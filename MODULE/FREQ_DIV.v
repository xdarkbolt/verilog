==> flow/design.v <==
module FREQ_DIV ( clk , clk0 );
parameter	DIV	= 12;
input clk;
output reg clk0;
reg [DIV:0] counter;
always @( posedge clk )
begin
	counter <= counter + 1;
end
always
begin
	clk0 <= counter[DIV];
end
endmodule
# == Tool chain data of FREQ_DIV ==
# Tool output for the design above, in the order of the flow.
# Line numbers count from 1 in the design file above.
# Cell names lack the library's common part.
# The mark - stands for no value.
# design
top_module,FREQ_DIV
clk_port,clk
lib,sky130hd
pvt_corner,tt_025C_1v80

# == Word level ==
# Yosys after proc, flatten, opt, wreduce and memory -nomap, before mapping. Enables and synchronous resets that opt folds into registers are not counted as muxes. Memory bits, and registers merged into a memory's read port (data or address), are not among the register bits. Print and check cells are not counted. Equal cells are merged and count once.
# word_totals
wordCells,2
mem_count,0
out_inout_bits,1
clocked_rd_ports_x_width,0
register_bits,13
ramBits,0
latch_bits,0
rom_bits,0
in_bits,1
# op_classes
shifts,0
n_mul,0
div,0
addsub,1
n_reduce_logical,0
n_logic,0
muxes,0
equal,0
n_cmp,0
# ops
cell,n
adder 13 x 1 -> 13 bit with constant B,1

# == Logic depth ==
# Yosys ltp: most cells in a row. Word level: on the elaborated netlist, between registers, memories and ports. Mapped: between sequential cells and ports; inverters and the memories' decode and read muxes count.
# depth
word_depth,1
abc_area,0
ltp_mapped,4
depth_no_buf,4

# == Netlist ==
# The flow's flattened synthesis, as Yosys stat reports it; memories are mapped. The netlist is that of the ABC_AREA named above (0 if unset); the other value can give another one.
# The area totals of this step are shown rounded.
# synth_totals
seqArea_mm2,0.0002602
n_buf,0
cells,44
ffs,13
mapped_area_mm2,0.0004892
# by_type
cell,n,type_area_um2
dfxtp_1,13,260.25
xnor2_1,6,52.55
xor2_1,5,43.792
nand2_1,4,15.014
nand3_1,3,15.014
ha_1,1,12.512
nand4_1,2,12.512
nand4_2,1,12.512
nor4_2,1,12.512
and4_2,1,10.01
nand3_2,1,10.01
nor3_1,2,10.01
and4_1,1,8.758
and2_1,1,6.256
inv_1,1,3.754
nor2_1,1,3.754

# == Worst setup path after synthesis ==
# Source: OpenSTA report_checks on the synthesized netlist (no wires, ideal clock, input and output delay 20% of the period each), path of least setup slack; recovery checks are left aside. Register names are those of the netlist, which keeps one name where synthesis merged equal registers.
# synth_timing
path_kind,register to register
startpoint,register counter[0]
endpoint,register counter[8]
path_buffers,0
setup_slack_ns,0.593
t_first_pin_ns,0.000
t_required_ns,1.621
period_ns,1.74
driving_pins,5
setup_time_ns,0.119
arrival_ns,1.028
delay_ns,1.147
synth_period_reached_ns,1.147
# "delay_ns" is the arrival time less input delay plus setup time.
# "driving_pins": output pins that drive a net of the path, with the launching flip-flop's if there is one; two outputs of one cell count as two.
# "synth_period_reached_ns" is the clock period less the worst setup slack; recovery checks do not enter. This is arithmetic on one report: input and output delays are still those of the set period (20% each).
# Between the ends stands the longest chain of elaborated cells between them, by number of cells; it is not shown to be the way that was timed. Of several equally long chains one is given.
# Each line given opens the expression or statement behind the cell; cells for indexed reads and writes are added by Yosys, which also makes memories of some case tables.
# synth_between
cell_sequence,dfxtp_1 -> ha_1 -> and4_1 -> nand4_1 -> xnor2_1
elab_chain_cells,1
cells_between,1
lines_between,1
classes_between,add/sub (1)
# synth_rtl
element,line_no,rtl
"start, declared",5,reg [DIV:0] counter;
"start, assigned",8,counter <= counter + 1;
adder 13 x 1 -> 13 bit,8,
"end, assigned",8,
"end, declared",5,

# == Path in the finished layout ==
# Path of least setup slack in the final report of run A (OpenROAD, finished layout, wires in). Where an end is a register, its clock arrival counts in the times.
# layout_timing
path_kind,register to output
startpoint,register counter[12]
endpoint,output port clk0
setup_slack_ns,0.06
driving_pins,2
t_first_pin_ns,0.24
period_ns,1.48
path_buffers,1
arrival_ns,1.12
t_required_ns,1.18
out_delay_ns,0.30
# layout_between
cell_sequence,dfxtp_1 -> clkdlybuf4s50_1
elab_chain_cells,0
cells_between,0
lines_between,0
# layout_rtl
element,line_no,rtl
"start, declared",5,reg [DIV:0] counter;
"start, assigned",8,counter <= counter + 1;
"end, declared",4,output reg clk0;

# Stored flow runs of FREQ_DIV (2 of them; Yosys, OpenROAD, sky130hd). They differ in their settings and are not a sequence. Constraints: input delay and output delay 20% of the set period each, output load 0.01 pF.
# "period_reached_ns" means the clock period less the worst setup slack. The figure is calculated, with input and output delays left at 20% of the set period.
# "critical_path_time_ns": the worst setup path's part of the clock period (all of it between registers, 20% less for each end at a port) less its slack. A launch clock that arrives late makes it longer, a capture clock that arrives late makes it shorter.
# By "totalPower_w" is meant OpenSTA's value without simulated activity: inputs other than the clock are taken to toggle once in ten clock periods, and the tool carries that through the logic.
# Measured values are rounded.
# A setting shown as . is not set for that run.
# Among the results, . means that no value is shown for the run.
run name,period_ns,CORE_UTILIZATION,SETUP_SLACK_MARGIN,PLACE_DENSITY_LB_ADDON,HOLD_SLACK_MARGIN,CORE_ASPECT_RATIO,TNS_END_PERCENT,GPL_TIMING_DRIVEN,CTS_CLUSTER_SIZE,CAP_MARGIN,SLEW_MARGIN,MAX_ROUTING_LAYER,CORE_MARGIN,PLACE_DENSITY,CELL_PAD_IN_SITES_DETAIL_PLACEMENT,totalPower_w,period_reached_ns,timing.hold.ws_ns,finish.utilization_frac,design.die.area_mm2,setup_worst_slack_ns,tns_setup_ns,critical_path_time_ns,worst_path_kind,finish.stdcell_area_mm2,yosys.chip_area_mm2
run A,1.48,21,-0.05,0.2,-0.04,0.62,25,1,46,5,20,met4,2,.,.,0.0006702,1.421,0.413,0.271,0.002743,0.059,0.000,1.12,register to output,0.0005818,0.0004892
run B,1.25,66,0.19,.,.,.,35,.,44,20,20,met4,2,0.89,2,.,.,.,.,.,.,.,.,.,.,.
# Run B: incomplete, floorplanning halted on PDN-0185
